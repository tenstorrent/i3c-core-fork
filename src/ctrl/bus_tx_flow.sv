==> flow/design.v <==
package controller_pkg;
  parameter int unsigned I2cAcqByteIdWidth = 3;
  typedef enum logic [I2cAcqByteIdWidth-1:0] {
    AcqData      = 3'b000,
    AcqStart     = 3'b001,
    AcqStop      = 3'b010,
    AcqRestart   = 3'b011,
    AcqNack      = 3'b100,
    AcqNackStart = 3'b101,
    AcqNackStop  = 3'b110
  } i2c_acq_byte_id_e;
  parameter int unsigned FmtFifoWidth = 8 + 5;
  parameter int unsigned RxFifoWidth = 8;
  parameter int unsigned TxFifoWidth = 8;
  parameter int unsigned IbiFifoWidth = 8;
  parameter int unsigned AcqFifoWidth = I2cAcqByteIdWidth + 8;
  parameter int I2CFifoDepth = 64;
  localparam int I2CFifoDepthWidth = $clog2(I2CFifoDepth + 1);
  typedef struct packed {logic err_0;} i3c_err_t;
  typedef struct packed {logic irq_0;} i3c_irq_t;
  typedef enum logic {
    Write = 1'b0,
    Read  = 1'b1
  } cmd_transfer_dir_e;
  typedef struct packed {
    logic [4:0] __rsvd63_59;
    logic [7:0] autocmd_hdr_code;
    logic [2:0] autocmd_mode;
    logic [7:0] autocmd_value;
    logic [7:0] autocmd_mask;
    logic device;
    logic [1:0] dev_nack_retry_cnt;
    logic [2:0] ring_id;
    logic [1:0] __rsvd25_24;
    logic [7:0] dynamic_address;
    logic ts;
    logic crr_reject;
    logic ibi_reject;
    logic ibi_payload;
    logic [4:0] __rsvd11_7;
    logic [6:0] static_address;
  } dat_entry_t;
endpackage
package prim_ram_1p_pkg_i3ccore;
  typedef struct packed {
    logic       cfg_en;
    logic [3:0] cfg;
  } cfg_t;
  typedef struct packed {
    cfg_t ram_cfg;   
    cfg_t rf_cfg;    
  } ram_1p_cfg_t;
endpackage  
module bus_tx (
    input logic clk_i,
    input logic rst_ni,
    input logic [19:0] t_r_i,        
    input logic [19:0] t_su_dat_i,   
    input logic [19:0] t_hd_dat_i,   
    input logic drive_i,   
    input logic drive_value_i,   
    input logic scl_negedge_i,
    input logic scl_posedge_i,
    input logic scl_stable_low_i,
    input logic sel_od_pp_i,
    output logic tx_idle_o,
    output logic tx_done_o,   
    output logic sel_od_pp_o,
    output logic sda_o   
);
  logic [19:0] tcount_q;     
  logic [19:0] tcount_d;     
  logic        load_tcount;  
  logic [19:0] t_sd_i;
  logic [19:0] t_sd;
  logic        t_sd_z;
  logic        t_hd_z;
  assign t_sd_i = t_r_i + t_su_dat_i;
  always_ff @(posedge clk_i) begin
    t_sd   <= t_sd_i;
    t_sd_z <= t_sd_i == 20'd0;
    t_hd_z <= t_hd_dat_i == 20'd0;
  end
  typedef enum logic [1:0] {
    tSetupData,
    tHoldData,
    tNoDelay
  } tcount_sel_e;
  tcount_sel_e tcount_sel;
  always_comb begin : counter_functions
    tcount_d = tcount_q;
    if (load_tcount) begin
      unique case (tcount_sel)
        tSetupData: tcount_d = t_sd;
        tHoldData:  tcount_d = (t_hd_dat_i > 0) ? t_hd_dat_i : 20'd1;
        tNoDelay:   tcount_d = 20'd1;
        default:    tcount_d = 20'd1;
      endcase
    end else begin
      if (tcount_q != 20'd0) begin
        tcount_d = tcount_q - 1'b1;
      end
    end
  end
  always_ff @(posedge clk_i or negedge rst_ni) begin : clk_counter
    if (~rst_ni) begin
      tcount_q <= '0;
    end else begin
      tcount_q <= tcount_d;
    end
  end
  typedef enum logic [2:0] {
    Idle,
    AwaitClockNegedge,
    SetupData,
    TransmitData,
    HoldData
  } tx_state_e;
  tx_state_e state_d, state_q;
  always_ff @(posedge clk_i or negedge rst_ni) begin : update_fsm_state
    if (~rst_ni) begin
      state_q <= Idle;
    end else begin
      state_q <= state_d;
    end
  end
  assign tx_idle_o = (state_q == Idle);
  always_comb begin : tx_fsm_outputs
    sda_o = '1;
    tx_done_o = '0;   
    load_tcount = '0;
    tcount_sel = tNoDelay;
    unique case (state_q)
      Idle: begin
        if (drive_i) begin
          tcount_sel  = tSetupData;
          load_tcount = '1;
          if (t_sd_z & (scl_stable_low_i | scl_negedge_i)) begin
            sda_o = drive_value_i;
          end
        end
      end
      AwaitClockNegedge: begin
        tcount_sel  = tSetupData;
        load_tcount = '1;
        if (t_sd_z & scl_negedge_i) begin
          sda_o = drive_value_i;
        end
      end
      SetupData: begin
        if (tcount_q == 20'd1) begin
          sda_o = drive_value_i;
        end
      end
      TransmitData: begin
        sda_o = drive_value_i;
        if (scl_negedge_i) begin
          tcount_sel  = tHoldData;
          load_tcount = '1;
          if (t_hd_z) tx_done_o = '1;
        end
      end
      HoldData: begin
        if (tcount_q != 20'd0) begin
          sda_o = drive_value_i;
        end else begin
          tx_done_o = '1;
        end
      end
      default: begin
        sda_o = '1;
        tx_done_o = '0;   
        load_tcount = '0;
        tcount_sel = tNoDelay;
      end
    endcase
  end
  always_comb begin : tx_fsm_state
    state_d = state_q;
    unique case (state_q)
      Idle: begin
        if (drive_i) begin
          if (scl_stable_low_i | scl_negedge_i)
            state_d = (t_sd_z) ? TransmitData : SetupData;
          else
            state_d = AwaitClockNegedge;
        end
      end
      AwaitClockNegedge: begin
        if (scl_stable_low_i | scl_negedge_i)
          state_d = (t_sd_z) ? TransmitData : SetupData;
      end
      SetupData: begin
        if (tcount_q == 20'd1)
          state_d = TransmitData;
      end
      TransmitData: begin
        if (scl_negedge_i)
          state_d = (t_hd_z) ? Idle : HoldData;
      end
      HoldData: begin
        if (tcount_q == 20'd0 & scl_stable_low_i)
          state_d = Idle;
      end
      default: begin
        state_d = state_q;
      end
    endcase
    if (~drive_i) begin
      state_d = Idle;
    end
  end
  assign sel_od_pp_o = sel_od_pp_i;   
endmodule
module bus_tx_flow (
    input logic clk_i,
    input logic rst_ni,
    input logic [19:0] t_r_i,        
    input logic [19:0] t_su_dat_i,   
    input logic [19:0] t_hd_dat_i,   
    input logic scl_negedge_i,
    input logic scl_posedge_i,
    input logic scl_stable_low_i,
    input logic req_byte_i,
    input logic req_bit_i,
    input logic [7:0] req_value_i,
    output logic bus_tx_done_o,
    output logic bus_tx_idle_o,
    output logic req_error_o,
    output logic bus_error_o,
    input  logic sel_od_pp_i,
    output logic sel_od_pp_o,
    output logic sda_o   
);
  logic drive_bit_en;
  logic drive_bit_value;
  logic [3:0] bit_counter;
  logic tx_idle;
  logic tx_done;   
  logic bus_tx_done;
  logic bus_tx_idle;
  logic bit_counter_en;
  logic [7:0] req_value;
  logic [1:0] reqs;
  logic req;
  logic req_error;
  logic bus_error;
  logic error;
  assign reqs = {req_byte_i, req_bit_i};
  assign req = |reqs;
  assign req_error = ~(~|(reqs & (reqs - 1)));
  assign bus_error = '0;
  assign error = req_error | bus_error;
  always_ff @(posedge clk_i or negedge rst_ni) begin : update_bit_counter
    if (~rst_ni) begin
      bit_counter <= '0;
    end else begin
      if (bit_counter_en) begin
        if (tx_done) begin
          if (bit_counter == 4'h0) bit_counter <= 4'h7;
          else bit_counter <= bit_counter - 1;
        end else bit_counter <= bit_counter;
      end else begin
        bit_counter <= 4'h7;
      end
    end
  end
  always_ff @(posedge clk_i or negedge rst_ni) begin : update_req_value
    if (~rst_ni) begin
      req_value <= '0;
    end else begin
      if (bit_counter_en) begin
        if (tx_done) req_value[7:0] <= {req_value[6:0], 1'b0};
      end else if (bit_counter == 4'h7) begin
        req_value <= req_value_i;
      end else begin
        req_value <= '0;
      end
    end
  end
  typedef enum logic [2:0] {
    Idle,
    DriveByte,
    DriveBit,
    NextTaskDecision
  } tx_state_e;
  tx_state_e state_d, state_q;
  always_ff @(posedge clk_i or negedge rst_ni) begin : update_fsm_state
    if (~rst_ni) begin
      state_q <= Idle;
    end else begin
      state_q <= state_d;
    end
  end
  always_comb begin : tx_fsm_outputs
    bus_tx_idle = '0;
    bus_tx_done = '0;
    drive_bit_en = '0;
    drive_bit_value = 1'b1;   
    bit_counter_en = '0;
    unique case (state_q)
      Idle: begin
        bus_tx_idle  = tx_idle;
        drive_bit_en = tx_idle ? req : 1'b0;
        drive_bit_value = req_byte_i ? req_value_i[7] : req_value_i[0];
      end
      DriveByte: begin
        bit_counter_en = 1'b1;
        drive_bit_en = req;
        drive_bit_value = req_value[7];
        if (~|bit_counter & tx_done) begin
          bus_tx_done = 1'b1;
        end
      end
      DriveBit: begin
        drive_bit_value = req_value[0];
        drive_bit_en = req;
        if (tx_done) bus_tx_done = 1'b1;
      end
      NextTaskDecision: begin
        drive_bit_en = req;
        drive_bit_value = req_value_i[0];
      end
      default: ;
    endcase
  end
  always_comb begin : tx_fsm_state
    state_d = state_q;
    unique case (state_q)
      Idle: begin
        if (tx_idle) begin
          state_d = req_byte_i ? DriveByte : req_bit_i ? DriveBit : Idle;
        end
      end
      DriveByte: begin
        if (bus_tx_done) begin
          state_d = NextTaskDecision;
        end
      end
      DriveBit: begin
        if (tx_done) begin
          state_d = NextTaskDecision;
        end
      end
      NextTaskDecision: begin
        state_d = req_byte_i ? DriveByte : req_bit_i ? DriveBit : Idle;
      end
      default: begin
        state_d = Idle;
      end
    endcase
    if (~req | error) begin
      state_d = Idle;
    end
  end
  bus_tx xbus_tx (
      .clk_i,
      .rst_ni,
      .t_r_i,
      .t_su_dat_i,
      .t_hd_dat_i,
      .drive_i(drive_bit_en),
      .drive_value_i(drive_bit_value),
      .scl_negedge_i,
      .scl_posedge_i,
      .scl_stable_low_i,
      .sel_od_pp_i,
      .sel_od_pp_o,
      .tx_idle_o(tx_idle),
      .tx_done_o(tx_done),
      .sda_o
  );
  assign req_error_o   = req_error;
  assign bus_error_o   = bus_error;
  assign bus_tx_idle_o = bus_tx_idle;
  assign bus_tx_done_o = bus_tx_done;
endmodule
* Tool chain data of bus_tx_flow
The steps from the RTL of bus_tx_flow to its reports follow in flow order. Lines are those of the file above, counted from 1. Cell names lack the library's common part. A cell with - has no value.
Design: top module bus_tx_flow, clock input clk_i, cell library sky130hd, library corner tt_025C_1v80

* Word-level counts
Source: Yosys, flattened and elaborated, memories not mapped. Widths are those after wreduce. Registers that Yosys merges into a memory's read port (data or address) are not register bits. Print and check cells do not count. Equal cells are merged and count once.
Storage and ports: bits in registers 60, input bits 76, word-level cells 107
Operators by class: $add $sub $neg 4, order comparisons 1, equal/unequal tests 19, mux-type cells 51, bitwise gates (word level) 8, reduce/logical cells 16
Operators with widths (number):
- 20-bit zero test | 3
- 20-bit two-way mux | 3
- 20-bit case mux with 2-bit select | 1
- 3-bit two-way mux | 11
- 2-bit by 32-bit bitwise AND with 32-bit output | 1
- 32-bit OR reduction | 1
- 8-bit two-way mux | 3
- 20-bit by 1-bit subtractor with 20-bit output with constant B | 1
- 20-bit by 1-bit > comparator with 1-bit output with constant B | 1
- 20-bit by 1-bit == test with 1-bit output with constant B | 1
- 20-bit adder | 1
- 20-bit nonzero test | 1
- 1-bit two-way mux | 17
- 3-bit by 2-bit != test with 1-bit output with constant B | 5
- 3-bit case mux with 5-bit select | 1
- 3-bit by 2-bit == test with 1-bit output with constant B | 4
- 3-bit case mux with 4-bit select | 1
- 4-bit two-way mux | 3
- 2-bit two-way mux | 4
- 3-bit by 1-bit == test with 1-bit output with constant B | 2
- 3-bit != test with constant B | 2
- 3-bit zero test | 2
- 6-bit by 1-bit != test with 1-bit output with constant B | 1
- 2-bit case mux with 3-bit select | 1
- 1-bit case mux with 2-bit select | 3
- 5-bit AND reduction | 1
- 1-bit case mux with 5-bit select | 1
- 1-bit bitwise AND | 4
Other operator kinds: 18; their cells: 19.

* Logic depth
Longest topological path by Yosys (ltp), each cell counted once; first at word level (registers and memories cut), then after technology mapping (sequential cells cut; the memories' decode and read muxes count).
Depth: word-level depth 9, ABC_AREA 0, depth in mapped cells 10, mapped depth without buffers 10

* Netlist
Yosys stat after the flow's synthesis: flattened, memories mapped to cells. It holds for the ABC_AREA given above (unset counts as 0); a run with the other value may have another netlist. Totals and module areas in this step are rounded.
Mapped netlist: standard cells after synthesis 473, cell area after synthesis 0.0041 sq mm, area of sequential cells 0.0015 sq mm, mapped flip-flops 63, buffers 19
Cell types:
- dfrtp_1 | number 39, area in all 975.936 sq um
- dfxtp_1 | number 22, area in all 440.422 sq um
- ha_1 | number 29, area in all 362.848 sq um
- nor2_1 | number 60, area in all 225.216 sq um
- a21oi_1 | number 38, area in all 190.182 sq um
- nand2_1 | number 41, area in all 153.898 sq um
- xor2_1 | number 15, area in all 131.376 sq um
- a222oi_1 | number 10, area in all 100.096 sq um
- xnor2_1 | number 11, area in all 96.342 sq um
- nor3_1 | number 17, area in all 85.082 sq um
- o21ai_0 | number 17, area in all 85.082 sq um
- a21o_1 | number 10, area in all 75.072 sq um
- nor4_1 | number 12, area in all 75.072 sq um
- nand3_1 | number 14, area in all 70.067 sq um
- a22o_1 | number 7, area in all 61.309 sq um
- inv_1 | number 15, area in all 56.304 sq um
- dfstp_2 | number 2, area in all 52.55 sq um
- nor4_2 | number 4, area in all 50.048 sq um
Not listed: further types 48, cells in them 110. The figures by module come from a second, unflattened synthesis with its own total; it is not the netlist above.
Unflattened totals: cell total of the unflattened synthesis 450, area (unflattened synthesis) 0.0041 sq mm
Each row is one instance without its submodules.
By module:
- bus_tx | instances 1, cells 361, area 0.0032 sq mm, seq. area 0.0011 sq mm
- bus_tx_flow | instances 1, cells 89, area 0.00097 sq mm, seq. area 0.0004 sq mm

* Timing after synthesis
OpenSTA on the mapped netlist: ideal clock, no wires. The path of least setup slack (recovery checks aside). Input and output delay are each 20% of the period. Register names are those of the netlist, which keeps one name where synthesis merged equal registers.
Timing path after synthesis: kind input to register, from in t_r_i[0], to reg xbus_tx.t_sd_z, period 3.59 ns, external input delay 0.718 ns, library setup time 0.073 ns, launch time at the first pin 0.718 ns, arrival time 2.892 ns, data required time 3.517 ns, slack 0.625 ns, path delay 2.247 ns, stages 10, path buffers 0, period reached after synthesis 2.965 ns
"path delay" = arrival - input delay + setup time. "stages": output pins that drive a net of the path, with the launching flip-flop's if there is one; two outputs of one cell count as two. "period reached after synthesis" = period - worst setup slack (recovery checks aside). The figure is calculated, with input and output delays left at 20% of the set period. The rows between start and end are the longest chain of elaborated cells between them; the timing report does not say that the signal goes this way. Where chains are equally long, one stands for them. A line is the first line of the expression or statement that the cell stems from. Yosys adds cells for indexed reads and writes and turns some case tables into memories.
Between the ends, after synthesis: cells stage by stage ha_1 -> fa_1 -> a21o_1 -> a221oi_2 -> nor2_1 -> a311o_1 -> a2111o_1 -> nor4_2 -> nand2_1 -> nor3_2, length of the longest elaborated chain 2, elaborated cells between the ends (all ways) 2
RTL lines, path after synthesis:
- start: declaration | line 218 | input logic [19:0] t_r_i,
- 20-bit adder | line 78 | assign t_sd_i = t_r_i + t_su_dat_i;
- 20-bit zero test | line 81 | t_sd_z <= t_sd_i == 20'd0;
- end: assignment | line 81
- end: declaration | line 76 | logic        t_sd_z;

* Path in the finished layout
From the final timing report of stored run 2: the path of least setup slack in the routed layout; clock arrival at registers is part of the times.
Timing path post-layout: kind input to register, from in t_su_dat_i[0], to reg xbus_tx.t_sd_z, period 2.65 ns, external input delay 0.53 ns, library setup time 0.07 ns, launch time at the first pin 0.53 ns, arrival time 2.99 ns, data required time 2.91 ns, slack -0.09 ns, stages 12, path buffers 2
The rows between start and end are the longest chain of elaborated cells between them; the timing report does not say that the signal goes this way. Where chains are equally long, one stands for them.
Between the ends, post-layout: cells stage by stage buf_2 -> ha_4 -> fa_2 -> a21o_1 -> a221o_1 -> buf_4 -> a22oi_2 -> o211ai_1 -> xnor2_2 -> nor4_2 -> nand2_1 -> nor3_2, length of the longest elaborated chain 2, elaborated cells between the ends (all ways) 2
RTL lines, path post-layout:
- start: declaration | line 219 | input logic [19:0] t_su_dat_i,
- 20-bit adder | line 78 | assign t_sd_i = t_r_i + t_su_dat_i;
- 20-bit zero test | line 81 | t_sd_z <= t_sd_i == 20'd0;
- end: assignment | line 81
- end: declaration | line 76 | logic        t_sd_z;

Lab notebook: bus_tx_flow

Settings and measured results of 2 stored flow runs for module bus_tx_flow (sky130hd), not sorted in any way. The constraints put input and output delay at 20% of the set period each and load the outputs with 0.01 pF.
"period achieved" = clock period - worst setup slack. The figure is calculated, with input and output delays left at 20% of the set period.
By "time on the worst setup path" is meant the share of the clock period that the worst setup path is allowed (20% is reserved at inputs, 20% at outputs), minus its slack. Clock arrival times at its registers enter into it.
"overall power" rests on the timing tool's default activity at the inputs, not on a simulated workload.
The measured numbers are rounded.

[stored run 1] flow files
==> flow/run.sh <==
#!/bin/bash
# the make line also repeats the synthesis and layout settings of config.mk as NAME=value (left out here)
make -C /OpenROAD-flow-scripts/flow DESIGN_CONFIG=/design/flow/config.mk WORK_HOME=/design/flow/orfs CLKGATE_MAP_FILE= finish
==> flow/config.mk <==
export PLATFORM = sky130hd
export DESIGN_NAME = bus_tx_flow
export DESIGN_NICKNAME = bus_tx_flow
export VERILOG_FILES = /design/flow/design.v
export SDC_FILE = /design/flow/constraint.sdc
export NUM_CORES = 4
export LEC_CHECK = 0
export CAP_MARGIN = 20
export CELL_PAD_IN_SITES_DETAIL_PLACEMENT = 2
export CELL_PAD_IN_SITES_GLOBAL_PLACEMENT = 3
export CORE_ASPECT_RATIO = 1.11
export CORE_MARGIN = 2
export CORE_UTILIZATION = 50
export CTS_CLUSTER_DIAMETER = 326
export CTS_CLUSTER_SIZE = 68
export GPL_TIMING_DRIVEN = 1
export HOLD_SLACK_MARGIN = -0.09
export MIN_ROUTING_LAYER = met1
export PLACE_DENSITY_LB_ADDON = 0.27
export SETUP_SLACK_MARGIN = 1.0
export SLEW_MARGIN = 20
==> flow/constraint.sdc <==
create_clock -name core_clock -period 5.18 [get_ports {clk_i}]
set_input_delay 1.0360 -clock core_clock [delete_from_list [all_inputs] [get_ports {clk_i}]]
set_output_delay 1.0360 -clock core_clock [all_outputs]
set_load 0.01 [all_outputs]

[stored run 1] result: did not finish, placement stopped with FLW-0024

[stored run 2] flow files
==> flow/run.sh <==
#!/bin/bash
# the make line also repeats the synthesis and layout settings of config.mk as NAME=value (left out here)
make -C /OpenROAD-flow-scripts/flow DESIGN_CONFIG=/design/flow/config.mk WORK_HOME=/design/flow/orfs CLKGATE_MAP_FILE= finish
==> flow/config.mk <==
export PLATFORM = sky130hd
export DESIGN_NAME = bus_tx_flow
export DESIGN_NICKNAME = bus_tx_flow
export VERILOG_FILES = /design/flow/design.v
export SDC_FILE = /design/flow/constraint.sdc
export NUM_CORES = 4
export LEC_CHECK = 0
export ABC_AREA = 0
export CAP_MARGIN = 20
export CORE_ASPECT_RATIO = 1.57
export CORE_MARGIN = 8
export CORE_UTILIZATION = 42
export CTS_CLUSTER_SIZE = 96
export GPL_ROUTABILITY_DRIVEN = 1
export MIN_ROUTING_LAYER = met2
export PLACE_DENSITY = 0.35
export SETUP_SLACK_MARGIN = -0.15
export SLEW_MARGIN = 20
==> flow/constraint.sdc <==
create_clock -name core_clock -period 2.65 [get_ports {clk_i}]
set_input_delay 0.5300 -clock core_clock [delete_from_list [all_inputs] [get_ports {clk_i}]]
set_output_delay 0.5300 -clock core_clock [all_outputs]
set_load 0.01 [all_outputs]

[stored run 2] result: chip area after synthesis (Yosys) 0.0041 sq mm; die footprint 0.013 sq mm; area of the standard cells in the finished layout 0.0061 sq mm; utilization after routing 64 %; worst slack on setup checks -0.086 ns; sum of negative setup slack -0.086 ns; overall power 4300 uW; period achieved 2.736 ns; time on the worst setup path 2.21 ns; critical path kind input to register
