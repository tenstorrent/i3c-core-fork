==> flow/design.v <==
package controller_pkg;
  parameter int unsigned I2cAcqByteIdWidth = 3;
  typedef enum logic [I2cAcqByteIdWidth-1:0] {
    AcqData      = 3'b000,
    AcqStart     = 3'b001,
    AcqStop      = 3'b010,
    AcqRestart   = 3'b011,
    AcqNack      = 3'b100,
    AcqNackStart = 3'b101,
    AcqNackStop  = 3'b110
  } i2c_acq_byte_id_e;
  parameter int unsigned FmtFifoWidth = 8 + 5;
  parameter int unsigned RxFifoWidth = 8;
  parameter int unsigned TxFifoWidth = 8;
  parameter int unsigned IbiFifoWidth = 8;
  parameter int unsigned AcqFifoWidth = I2cAcqByteIdWidth + 8;
  parameter int I2CFifoDepth = 64;
  localparam int I2CFifoDepthWidth = $clog2(I2CFifoDepth + 1);
  typedef struct packed {logic err_0;} i3c_err_t;
  typedef struct packed {logic irq_0;} i3c_irq_t;
  typedef enum logic {
    Write = 1'b0,
    Read  = 1'b1
  } cmd_transfer_dir_e;
  typedef struct packed {
    logic [4:0] __rsvd63_59;
    logic [7:0] autocmd_hdr_code;
    logic [2:0] autocmd_mode;
    logic [7:0] autocmd_value;
    logic [7:0] autocmd_mask;
    logic device;
    logic [1:0] dev_nack_retry_cnt;
    logic [2:0] ring_id;
    logic [1:0] __rsvd25_24;
    logic [7:0] dynamic_address;
    logic ts;
    logic crr_reject;
    logic ibi_reject;
    logic ibi_payload;
    logic [4:0] __rsvd11_7;
    logic [6:0] static_address;
  } dat_entry_t;
endpackage
package prim_ram_1p_pkg_i3ccore;
  typedef struct packed {
    logic       cfg_en;
    logic [3:0] cfg;
  } cfg_t;
  typedef struct packed {
    cfg_t ram_cfg;   
    cfg_t rf_cfg;    
  } ram_1p_cfg_t;
endpackage  
module descriptor_ibi #(
    parameter int unsigned TtiIbiDataWidth = 32,
    parameter int unsigned TtiIbiDataDepth = 32,
    parameter int unsigned IbiFifoWidth = 8
) (
    input logic clk_i,
    input logic rst_ni,
    input logic ibi_queue_full_i,
    input logic ibi_queue_empty_i,
    input logic ibi_queue_rvalid_i,
    input logic [TtiIbiDataDepth-1:0] ibi_queue_depth_i,
    output logic ibi_queue_rready_o,
    input logic [TtiIbiDataWidth-1:0] ibi_queue_rdata_i,
    output logic ibi_byte_valid_o,
    input logic ibi_byte_ready_i,
    output logic [IbiFifoWidth-1:0] ibi_byte_o,
    output logic ibi_byte_last_o
);
  logic [7:0] data_mdb;
  logic [7:0] data_len;
  logic [7:0] data_words;
  logic [7:0] data_cnt;
  logic [7:0] data_byte;
  logic       data_pop;
  logic       ibi_dmux_sel;
  typedef enum logic [7:0] {
    Idle,
    DescLatch,
    DescPop,
    WriteMdb,
    WriteData
  } state_e;
  state_e state_q;
  assign ibi_queue_rready_o = ibi_queue_rvalid_i &&
        (state_q == DescPop) ||
        (state_q == WriteData && ibi_byte_ready_i && data_pop);
  always_ff @(posedge clk_i or negedge rst_ni)
    if (!rst_ni) state_q <= Idle;
    else
      unique case (state_q)
        Idle: if (ibi_queue_rvalid_i) state_q <= DescLatch;
        DescLatch:
        if (ibi_queue_depth_i >= (data_words + 1))   
          state_q <= DescPop;
        DescPop: state_q <= WriteMdb;
        WriteMdb:
        if (ibi_byte_ready_i)
          if (data_len == 8'hFF)   
            state_q <= Idle;
          else   
            state_q <= WriteData;
        WriteData: if (ibi_byte_ready_i) if (data_cnt == data_len) state_q <= Idle;
        default: state_q <= Idle;
      endcase
  always_ff @(posedge clk_i)
    if (state_q == Idle && ibi_queue_rvalid_i) begin
      data_mdb   <= ibi_queue_rdata_i[31:24];
      data_len   <= ibi_queue_rdata_i[7:0] - 1;
      data_words <= 8'(ibi_queue_rdata_i[7:2] + |ibi_queue_rdata_i[1:0]);
    end
  always_ff @(posedge clk_i)
    if (state_q == Idle) begin
      data_cnt <= '0;
    end else if (state_q == WriteData) begin
      if (ibi_queue_rvalid_i && ibi_byte_ready_i) data_cnt <= data_cnt + 1;
    end
  always_comb
    unique case (data_cnt[1:0])
      2'b00:   data_byte = ibi_queue_rdata_i[7:0];
      2'b01:   data_byte = ibi_queue_rdata_i[15:8];
      2'b10:   data_byte = ibi_queue_rdata_i[23:16];
      2'b11:   data_byte = ibi_queue_rdata_i[31:24];
      default: data_byte = ibi_queue_rdata_i[7:0];
    endcase
  assign data_pop = (data_cnt[1:0] == 2'b11) ||   
      (data_cnt == data_len);   
  assign ibi_dmux_sel = (state_q == WriteMdb);
  assign ibi_byte_valid_o = (ibi_dmux_sel) ? 1'b1 : ((state_q == WriteData) && ibi_queue_rvalid_i);
  assign ibi_byte_o = (ibi_dmux_sel) ? data_mdb : data_byte;
  assign ibi_byte_last_o = (ibi_dmux_sel) ? &data_len : (data_cnt == data_len);
endmodule
# ---- Reports on descriptor_ibi
# What the tools print for descriptor_ibi, step after step.
# Line numbers count from 1 in the design file above.
# A cell with n/a has no value.
dict set report setup {
  design {descriptor_ibi}
  clk_port {clk_i}
  library {sky130hd}
  corner {tt_025C_1v80}
}

# ---- Word level
# Source: Yosys, flattened and elaborated, memories not mapped. Widths are those after wreduce. Registers that Yosys merges into a memory's read port (data or address) are not register bits. Print and check cells do not count. Equal cells are merged and count once.
dict set report word_totals {
  regBits 40
  inputBits 70
  out_inout_bits 11
  wordCells 49
}
dict set report op_classes {
  n_addsub 4
  cmp 1
  eq_ne 14
  n_mux 11
  reduce_logical 14
}
# op n
set op_table {}
lappend op_table {{2-to-1 mux 8 bit} 6}
lappend op_table {{parallel mux 8 bit (select 5 bit)} 1}
lappend op_table {{>= comparator 32 x 9 -> 1 bit} 1}
lappend op_table {{parallel mux 8 bit (select 4 bit)} 1}
lappend op_table {{equality test 8 x 2 -> 1 bit with constant B} 2}
lappend op_table {{inequality test 2 bit with constant B} 5}
lappend op_table {{adder 8 x 1 -> 9 bit with constant B} 1}
lappend op_table {{adder 8 x 1 -> 8 bit with constant B} 1}
lappend op_table {{subtractor 8 x 1 -> 8 bit with constant B} 1}
lappend op_table {{equality test 8 x 1 -> 1 bit with constant B} 1}
lappend op_table {{equality test 8 x 3 -> 1 bit with constant B} 1}
lappend op_table {{equality test 8 bit} 1}
lappend op_table {{equality test 8 bit with constant B} 1}
lappend op_table {{zero test 8 bit} 1}
lappend op_table {{AND reduction 8 bit} 1}
lappend op_table {{adder 6 x 1 -> 7 bit} 1}
lappend op_table {{logical AND 1 bit} 6}
lappend op_table {{AND reduction 5 bit} 1}
lappend op_table {{equality test 2 bit with constant B} 2}
lappend op_table {{2-to-1 mux 3 bit} 1}
lappend op_table {{logical OR 1 bit} 2}
lappend op_table {{equality test 2 x 1 -> 1 bit with constant B} 1}
lappend op_table {{zero test 2 bit} 1}
lappend op_table {{AND reduction 2 bit} 1}
lappend op_table {{OR reduction 2 bit} 1}
lappend op_table {{2-to-1 mux 1 bit} 2}

# ---- Depth
# Longest topological path by Yosys (ltp), each cell counted once; first at word level (registers and memories cut), then after technology mapping (sequential cells cut; the memories' decode and read muxes count).
dict set report logic_depth {
  depth_word 4
  ABC_AREA 0
  ltp_mapped 9
  ltp_nobuf 9
}

# ---- After synthesis
# The flow's flattened synthesis, as Yosys stat reports it; memories are mapped. The netlist is that of the ABC_AREA named above (0 if unset); the other value can give another one.
# Totals and module areas in this step are rounded.
# cell n area_total_um2
set types {}
lappend types {sky130_fd_sc_hd__edfxtp_1 23 690.662}
lappend types {sky130_fd_sc_hd__ha_1 16 200.192}
lappend types {sky130_fd_sc_hd__xor2_1 19 166.41}
lappend types {sky130_fd_sc_hd__dfxtp_1 8 160.154}
lappend types {sky130_fd_sc_hd__dfrtp_1 4 100.096}
lappend types {sky130_fd_sc_hd__a222oi_1 8 80.077}
lappend types {sky130_fd_sc_hd__nor2_1 21 78.826}
lappend types {sky130_fd_sc_hd__xnor2_1 9 78.826}
lappend types {sky130_fd_sc_hd__a21o_1 7 52.55}
lappend types {sky130_fd_sc_hd__nand2_1 14 52.55}
lappend types {sky130_fd_sc_hd__nand4_1 8 50.048}
lappend types {sky130_fd_sc_hd__a211oi_1 6 45.043}
lappend types {sky130_fd_sc_hd__inv_1 12 45.043}
lappend types {sky130_fd_sc_hd__nand3_1 9 45.043}
lappend types {sky130_fd_sc_hd__nor4_1 7 43.792}
lappend types {sky130_fd_sc_hd__o21ai_0 7 35.034}
lappend types {sky130_fd_sc_hd__and3_1 5 31.28}
lappend types {sky130_fd_sc_hd__dfstp_2 1 26.275}
# Other cell types: 19; their cells: 31.
dict set report synth_totals {
  mapped_cells 215
  mapped_area_um2 2200
  sequential_area_um2 980
  ffs 36
  n_buf 10
}

# ---- Timing after synthesis
# Path of least setup slack by OpenSTA after synthesis, without wires, with an ideal clock, recovery checks aside; 20% of the period is set as input and as output delay. Where synthesis merged equal registers, the netlist keeps one of their names.
dict set report synth_timing {
  kind {register to output}
  from {register data_cnt[0]}
  to {output port ibi_byte_o[4]}
  tclk_ns 2.66
  output_delay_ns 0.532
  launch_ns 0.000
  t_arrival_ns 1.462
  t_required_ns 2.128
  path_slack_ns 0.666
  path_delay_ns 1.462
  driving_pins 8
  n_path_buf 1
  synth_period_reached_ns 1.994
}
# "path_delay_ns" = arrival - input delay + setup time.
# At an output port there is no setup time.
# "driving_pins" counts driving pins, that of a launching flip-flop among them; a cell with two outputs on the path counts twice.
# "synth_period_reached_ns" = period - worst setup slack (recovery checks aside). The figure is calculated, with input and output delays left at 20% of the set period.
# The rows between start and end are the longest chain of elaborated cells between them; the timing report does not say that the signal goes this way. Where chains are equally long, one stands for them.
# A line is the first line of the expression or statement that the cell stems from. Yosys adds cells for indexed reads and writes and turns some case tables into memories.
dict set report synth_between {
  path_cell_list {sky130_fd_sc_hd__dfxtp_1 sky130_fd_sc_hd__inv_1 sky130_fd_sc_hd__ha_1 sky130_fd_sc_hd__inv_1 sky130_fd_sc_hd__buf_1 sky130_fd_sc_hd__nor2_1 sky130_fd_sc_hd__a211oi_1 sky130_fd_sc_hd__a21o_1}
  elab_chain_cells 3
  cone_cells 6
  cone_classes {eq/ne (3); mux (2); reduce/logical (1)}
}
# element line
set synth_lines {}
lappend synth_lines {{from (decl)} 75} ;# logic [7:0] data_cnt;
lappend synth_lines {{from (assign)} 116} ;# data_cnt <= '0;
lappend synth_lines {{from (assign)} 118} ;# if (ibi_queue_rvalid_i && ibi_byte_ready_i) data_cnt <= data_cnt + 1;
lappend synth_lines {{equality test 2 bit} 121} ;# unique case (data_cnt[1:0])
lappend synth_lines {{parallel mux 8 bit (select 4 bit)} 121}
lappend synth_lines {{2-to-1 mux 8 bit} 132} ;# assign ibi_byte_o = (ibi_dmux_sel) ? data_mdb : data_byte;
lappend synth_lines {{to (decl)} 69} ;# output logic [IbiFifoWidth-1:0] ibi_byte_o,

# ---- Path in the finished layout
# From the final timing report of stored run 1: the path of least setup slack in the routed layout; clock arrival at registers is part of the times.
dict set report layout_timing {
  kind {register to output}
  from {register data_cnt[0]}
  to {output port ibi_byte_o[0]}
  tclk_ns 3.5
  output_delay_ns 0.70
  launch_ns 0.28
  t_arrival_ns 2.48
  t_required_ns 2.80
  path_slack_ns 0.32
  driving_pins 7
  n_path_buf 1
}
# The rows between start and end are the longest chain of elaborated cells between them; the timing report does not say that the signal goes this way. Where chains are equally long, one stands for them.
dict set report layout_between {
  path_cell_list {sky130_fd_sc_hd__dfxtp_1 sky130_fd_sc_hd__inv_1 sky130_fd_sc_hd__ha_1 sky130_fd_sc_hd__inv_1 sky130_fd_sc_hd__mux2_2 sky130_fd_sc_hd__o21ai_0 sky130_fd_sc_hd__clkdlybuf4s50_1}
  elab_chain_cells 3
  cone_cells 6
  cone_classes {eq/ne (3); mux (2); reduce/logical (1)}
}
# element line
set layout_lines {}
lappend layout_lines {{from (decl)} 75} ;# logic [7:0] data_cnt;
lappend layout_lines {{from (assign)} 116} ;# data_cnt <= '0;
lappend layout_lines {{from (assign)} 118} ;# if (ibi_queue_rvalid_i && ibi_byte_ready_i) data_cnt <= data_cnt + 1;
lappend layout_lines {{equality test 2 bit} 121} ;# unique case (data_cnt[1:0])
lappend layout_lines {{parallel mux 8 bit (select 4 bit)} 121}
lappend layout_lines {{2-to-1 mux 8 bit} 132} ;# assign ibi_byte_o = (ibi_dmux_sel) ? data_mdb : data_byte;
lappend layout_lines {{to (decl)} 69} ;# output logic [IbiFifoWidth-1:0] ibi_byte_o,

## Implementation results

Top module descriptor_ibi; platform sky130hd; tools Yosys and OpenROAD; 2 stored runs in no particular order. Input and output delays are each 20% of the period that was set; the output load is 0.01 pF.
By "period_less_ws_ns" is meant the clock period of the run minus its worst setup slack. This is arithmetic on one report: input and output delays are still those of the set period (20% each).
"worst_path_ns": the worst setup path's part of the clock period (all of it between registers, 20% less for each end at a port) less its slack. A launch clock that arrives late makes it longer, a capture clock that arrives late makes it shorter.
"power_total_uw" rests on the timing tool's default activity at the inputs, not on a simulated workload.
Results are given in rounded form.

[flow] stored run 1: files
==> flow/run.sh <==
#!/bin/bash
# the make line also repeats the synthesis and layout settings of config.mk as NAME=value (left out here)
make -C /OpenROAD-flow-scripts/flow DESIGN_CONFIG=/design/flow/config.mk WORK_HOME=/design/flow/orfs CLKGATE_MAP_FILE= finish
==> flow/config.mk <==
export PLATFORM = sky130hd
export DESIGN_NAME = descriptor_ibi
export DESIGN_NICKNAME = descriptor_ibi
export VERILOG_FILES = /design/flow/design.v
export SDC_FILE = /design/flow/constraint.sdc
export NUM_CORES = 4
export LEC_CHECK = 0
export CAP_MARGIN = 20
export CORE_MARGIN = 2
export CORE_UTILIZATION = 40
export SLEW_MARGIN = 20
==> flow/constraint.sdc <==
create_clock -name core_clock -period 3.5 [get_ports {clk_i}]
set_input_delay 0.7000 -clock core_clock [delete_from_list [all_inputs] [get_ports {clk_i}]]
set_output_delay 0.7000 -clock core_clock [all_outputs]
set_load 0.01 [all_outputs]

[flow] stored run 1: metrics
[metrics] synthesis_area_um2 = 2200
[metrics] die_area_um2 = 6100
[metrics] post_route_stdcell_area_um2 = 3100
[metrics] util_pct = 58
[metrics] final_setup_ws_ns = 0.32
[metrics] final_setup_tns_ns = 0.000
[metrics] power_total_uw = 1400
[metrics] period_less_ws_ns = 3.180
[metrics] worst_path_ns = 2.48
[metrics] critical_path_type = register to output

[flow] stored run 2: files
==> flow/run.sh <==
#!/bin/bash
# the make line also repeats the synthesis and layout settings of config.mk as NAME=value (left out here)
make -C /OpenROAD-flow-scripts/flow DESIGN_CONFIG=/design/flow/config.mk WORK_HOME=/design/flow/orfs CLKGATE_MAP_FILE= finish
==> flow/config.mk <==
export PLATFORM = sky130hd
export DESIGN_NAME = descriptor_ibi
export DESIGN_NICKNAME = descriptor_ibi
export VERILOG_FILES = /design/flow/design.v
export SDC_FILE = /design/flow/constraint.sdc
export NUM_CORES = 4
export LEC_CHECK = 0
export ABC_AREA = 1
export CAP_MARGIN = 20
export CORE_ASPECT_RATIO = 0.86
export CORE_MARGIN = 2
export CORE_UTILIZATION = 39
export CTS_CLUSTER_DIAMETER = 346
export CTS_CLUSTER_SIZE = 62
export GPL_TIMING_DRIVEN = 1
export PLACE_DENSITY_LB_ADDON = 0.15
export SLEW_MARGIN = 20
==> flow/constraint.sdc <==
create_clock -name core_clock -period 1.61 [get_ports {clk_i}]
set_input_delay 0.3220 -clock core_clock [delete_from_list [all_inputs] [get_ports {clk_i}]]
set_output_delay 0.3220 -clock core_clock [all_outputs]
set_load 0.01 [all_outputs]

[flow] stored run 2: metrics
[metrics] synthesis_area_um2 = 2400
[metrics] die_area_um2 = 6700
[metrics] post_route_stdcell_area_um2 = 4100
[metrics] util_pct = 68
[metrics] final_setup_ws_ns = -0.31
[metrics] final_setup_tns_ns = -2.8
[metrics] power_total_uw = 4600
[metrics] period_less_ws_ns = 1.924
[metrics] worst_path_ns = 1.60
[metrics] critical_path_type = register to output
