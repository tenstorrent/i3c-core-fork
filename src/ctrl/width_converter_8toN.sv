==> flow/design.v <==
package controller_pkg;
  parameter int unsigned I2cAcqByteIdWidth = 3;
  typedef enum logic [I2cAcqByteIdWidth-1:0] {
    AcqData      = 3'b000,
    AcqStart     = 3'b001,
    AcqStop      = 3'b010,
    AcqRestart   = 3'b011,
    AcqNack      = 3'b100,
    AcqNackStart = 3'b101,
    AcqNackStop  = 3'b110
  } i2c_acq_byte_id_e;
  parameter int unsigned FmtFifoWidth = 8 + 5;
  parameter int unsigned RxFifoWidth = 8;
  parameter int unsigned TxFifoWidth = 8;
  parameter int unsigned IbiFifoWidth = 8;
  parameter int unsigned AcqFifoWidth = I2cAcqByteIdWidth + 8;
  parameter int I2CFifoDepth = 64;
  localparam int I2CFifoDepthWidth = $clog2(I2CFifoDepth + 1);
  typedef struct packed {logic err_0;} i3c_err_t;
  typedef struct packed {logic irq_0;} i3c_irq_t;
  typedef enum logic {
    Write = 1'b0,
    Read  = 1'b1
  } cmd_transfer_dir_e;
  typedef struct packed {
    logic [4:0] __rsvd63_59;
    logic [7:0] autocmd_hdr_code;
    logic [2:0] autocmd_mode;
    logic [7:0] autocmd_value;
    logic [7:0] autocmd_mask;
    logic device;
    logic [1:0] dev_nack_retry_cnt;
    logic [2:0] ring_id;
    logic [1:0] __rsvd25_24;
    logic [7:0] dynamic_address;
    logic ts;
    logic crr_reject;
    logic ibi_reject;
    logic ibi_payload;
    logic [4:0] __rsvd11_7;
    logic [6:0] static_address;
  } dat_entry_t;
endpackage
package prim_ram_1p_pkg_i3ccore;
  typedef struct packed {
    logic       cfg_en;
    logic [3:0] cfg;
  } cfg_t;
  typedef struct packed {
    cfg_t ram_cfg;   
    cfg_t rf_cfg;    
  } ram_1p_cfg_t;
endpackage  
module width_converter_8toN #(
    parameter int unsigned Width = 32
) (
    input logic clk_i,
    input logic rst_ni,
    input logic soft_reset_ni,
    input  logic       sink_valid_i,
    output logic       sink_ready_o,
    input  logic [7:0] sink_data_i,
    input  logic       sink_flush_i,
    output logic             source_valid_o,
    input  logic             source_ready_i,
    output logic [Width-1:0] source_data_o
);
  localparam int unsigned Bytes = Width / 8;
  localparam int unsigned BytesW = $clog2(Bytes);
  logic [BytesW:0] bcnt;
  logic [BytesW:0] s_bytes;
  assign s_bytes = (BytesW+1)'(Bytes);
  always_ff @(posedge clk_i or negedge rst_ni)
    if (!rst_ni) bcnt <= '0;
    else begin
      if (!soft_reset_ni) begin
        bcnt <= '0;
      end else begin
        if ((bcnt != '0) & sink_flush_i) bcnt <= s_bytes;
        else if ((bcnt != s_bytes) & sink_valid_i & sink_ready_o) bcnt <= bcnt + 1;
        else if ((bcnt == s_bytes) & source_valid_o & source_ready_i) bcnt <= '0;
      end
    end
  assign sink_ready_o   = (bcnt != s_bytes);
  assign source_valid_o = (bcnt == s_bytes);
  logic [Width-1:0] sreg;
  always_ff @(posedge clk_i or negedge rst_ni)
    if (!rst_ni) sreg <= '0;
    else begin
      if (!soft_reset_ni) begin
        sreg <= '0;
      end else begin
        if ((bcnt != s_bytes) & sink_valid_i & sink_ready_o) sreg[(BytesW)'(bcnt)*8+:8] <= sink_data_i;
        else if ((bcnt == s_bytes) & source_valid_o & source_ready_i)
          sreg <= '0;   
      end
    end
  assign source_data_o = sreg;
endmodule
-- From RTL to reports: width_converter_8toN
What the tools print for width_converter_8toN, step after step.
Lines are those of the file above, counted from 1.
Operators: Yosys type, input widths -> output width; for muxes data width and select width s.
Library cell names are shortened.
A cell with -- has no value.
- design top: width_converter_8toN
- clock: clk_i
- cell library: sky130hd
- timing corner: tt_025C_1v80

-- Elaborated design
Source: Yosys, flattened and elaborated, memories not mapped. Widths are those after wreduce. Registers that Yosys merges into a memory's read port (data or address) are not register bits. Print and check cells do not count. Equal cells are merged and count once.
- flip-flop bits (word level): 35
- noted output and inout port bits: 34
- cells after elaboration: 25
- $add $sub $neg at 2
- equality and inequality tests: 4
- noted shift operators: 2
- multiplexer cells at 7
- bitwise gates (word level): 7
- noted reductions and logical operators: 1
- operators by type and width (cell ; count):
    $mux 32 ; 3
    $neg 5->33 ; 1
    $shift 8x33->32 ; 1
    $shift 8x33->32 const A ; 1
    $and 32x32->32 ; 1
    $or 32x32->32 ; 1
    $not 32->32 ; 1
    $mux 3 ; 4
    $and 1x1->1 ; 4
    $ne 4x1->1 const B ; 1
    $add 3x1->3 const B ; 1
    $ne 3x1->1 const B ; 1
    $eq 3x3->1 const B ; 1
    $ne 3x3->1 const B ; 1
    $reduce_bool 3->1 ; 1

-- Logic depth
Depth = most cells in a row (Yosys ltp): at word level without a register or memory, in the mapped netlist without a sequential cell, where the memories' decode and read muxes count.
- depth in word-level cells at 7
- noted ABC_AREA: 1
- depth in mapped cells: 10
- mapped depth without buffers at 9

-- After synthesis
Source: synth_stat.txt of the flow (Yosys; design flattened, memories mapped). It holds for the ABC_AREA given above (unset counts as 0); a run with the other value may have another netlist.
Totals and module areas in this step are rounded.
- noted mapped cells: 311
- noted chip area (Yosys): 2200 um^2
- noted sequential part of the area: 880 um^2
- flip-flops at 35
- buffer cells: 18
- cells by type (cell ; count ; area in all (um^2)):
    dfrtp_1 ; 35 ; 875.84
    nand2_1 ; 133 ; 499.229
    nand4_1 ; 38 ; 237.728
    nand3_1 ; 30 ; 150.144
    ha_1 ; 5 ; 62.56
    buf_4 ; 8 ; 60.058
    o21ai_1 ; 11 ; 55.053
    inv_1 ; 12 ; 45.043
    buf_2 ; 8 ; 40.038
    nor2_1 ; 10 ; 37.536
    inv_2 ; 6 ; 22.522
    nor2_4 ; 2 ; 22.522
    clkinv_1 ; 5 ; 18.768
    nand2_2 ; 2 ; 12.512
    nand2_4 ; 1 ; 11.261
    nand3_2 ; 1 ; 10.01
    a21oi_2 ; 1 ; 8.758
    clkbuf_1 ; 2 ; 7.507
    nor2_2 ; 1 ; 6.256

-- Timing after synthesis
Source: OpenSTA report_checks on the synthesized netlist (no wires, ideal clock, input and output delay 20% of the period each), path of least setup slack; recovery checks are left aside. Register names are those of the netlist, which keeps one name where synthesis merged equal registers.
- path type: register -> output
- from: register bcnt[0]
- to: output port source_valid_o
- period at 2820 ps
- output delay at 564 ps
- time at the first pin: 0 ps
- data arrival time: 1088 ps
- path slack at 1168 ps
- delay of the path at 1088 ps
- stages on the path at 6
- path buffers: 1
- noted synthesis period reached: 1652 ps
"delay of the path" = arrival - input delay + setup time.
At an output port there is no setup time.
"stages on the path" counts driving pins, that of a launching flip-flop among them; a cell with two outputs on the path counts twice.
"synthesis period reached" is the clock period less the worst setup slack; recovery checks do not enter. This is arithmetic on one report: input and output delays are still those of the set period (20% each).
The rows between start and end are the longest chain of elaborated cells between them; the timing report does not say that the signal goes this way. Where chains are equally long, one stands for them.
A line is the first line of the expression or statement that the cell stems from. Yosys adds cells for indexed reads and writes and turns some case tables into memories.
At most two assigning lines are given for a register; there are more.
- cells stage by stage: dfrtp_1 > buf_4 > inv_2 > ha_1 > nand2_2 > inv_1
- noted cells in the longest elaborated chain: 1
- noted elaborated cells between the ends (all ways): 1
- classes of those cells: 1 x eq/ne
- ends and longest elaborated chain, post-synthesis (element ; line ; text):
    from (decl) ; 70 ; logic [BytesW:0] bcnt;
    from (assign) ; 79 ; if ((bcnt != '0) & sink_flush_i) bcnt <= s_bytes;
    from (assign) ; 80 ; else if ((bcnt != s_bytes) & sink_valid_i & sink_ready_o) bcnt <= bcnt + 1;
    $eq 3x3->1 ; 85 ; assign source_valid_o = (bcnt == s_bytes);
    to (decl) ; 64 ; output logic             source_valid_o,
Nets of the timed path that keep an RTL name, with a line that drives or declares them; the list need not be complete.
- named nets, post-synthesis (signal ; line ; text):
    sink_ready_o ; 84 ; assign sink_ready_o   = (bcnt != s_bytes);

-- Worst path after layout
From the final timing report of stored run 2: the path of least setup slack in the routed layout; clock arrival at registers is part of the times.
The report prints the path's times to 10 ps; the period is as set.
- path type: register -> output
- from: register bcnt[1]
- to: output port source_valid_o
- period at 1780 ps
- output delay at 360 ps
- time at the first pin: 280 ps
- data arrival time: 1320 ps
- path slack at 110 ps
- stages on the path at 6
- path buffers: 1
The rows between start and end are the longest chain of elaborated cells between them; the timing report does not say that the signal goes this way. Where chains are equally long, one stands for them.
At most two assigning lines are given for a register; there are more.
- cells stage by stage: dfrtp_1 > inv_2 > ha_4 > nand2_2 > inv_1 > dlygate4sd2_1
- noted cells in the longest elaborated chain: 1
- noted elaborated cells between the ends (all ways): 1
- classes of those cells: 1 x eq/ne
- ends and longest elaborated chain, post-layout (element ; line ; text):
    from (decl) ; 70 ; logic [BytesW:0] bcnt;
    from (assign) ; 79 ; if ((bcnt != '0) & sink_flush_i) bcnt <= s_bytes;
    from (assign) ; 80 ; else if ((bcnt != s_bytes) & sink_valid_i & sink_ready_o) bcnt <= bcnt + 1;
    $eq 3x3->1 ; 85 ; assign source_valid_o = (bcnt == s_bytes);
    to (decl) ; 64 ; output logic             source_valid_o,

Memo
Re: implementation data of width_converter_8toN

Stored flow runs of width_converter_8toN (2 of them; Yosys, OpenROAD, sky130hd). They differ in their settings and are not a sequence. Constraints: input delay and output delay 20% of the set period each, output load 0.01 pF.
"period reached" means the clock period less the worst setup slack. The figure is calculated, with input and output delays left at 20% of the set period.
"allowed time less slack (worst setup path)" = time allowed to the worst setup path (clock period - input delay - output delay, where it has them) - its slack; a late launch clock adds to it, a late capture clock takes from it.
"power" rests on the timing tool's default activity at the inputs, not on a simulated workload.
"allowed time less slack (worst setup path)" is given in steps of 10 ps.
Results are given in rounded form.

Stored run 1
Settings were period_ns = 1.53; CORE_UTILIZATION = 67; SETUP_SLACK_MARGIN = 0.06; PLACE_DENSITY = 0.53; CELL_PAD_IN_SITES_DETAIL_PLACEMENT = 0; GPL_TIMING_DRIVEN = 1; GPL_ROUTABILITY_DRIVEN = 0; CTS_CLUSTER_SIZE = 72; CAP_MARGIN = 20; SLEW_MARGIN = 20; CORE_MARGIN = 2
- no results, placement failed with DPL-0033

Stored run 2
Settings were period_ns = 1.78; CORE_UTILIZATION = 43; SETUP_SLACK_MARGIN = -0.03; PLACE_DENSITY_LB_ADDON = 0.01; CELL_PAD_IN_SITES_DETAIL_PLACEMENT = 0; TNS_END_PERCENT = 95; ABC_AREA = 1; GPL_TIMING_DRIVEN = 1; CAP_MARGIN = 10; CORE_MARGIN = 2; SLEW_MARGIN = 20
- noted the lowest setup slack: 110 ps
- netlist area reported by Yosys: 2,200 um^2
- die outline area at 5,700 um^2
- noted the allowed time less slack (worst setup path): 1,320 ps
- critical path kind: register -> output
- utilization: 60 %
- noted the power: 2,500 µW
- noted the period reached: 1,671 ps
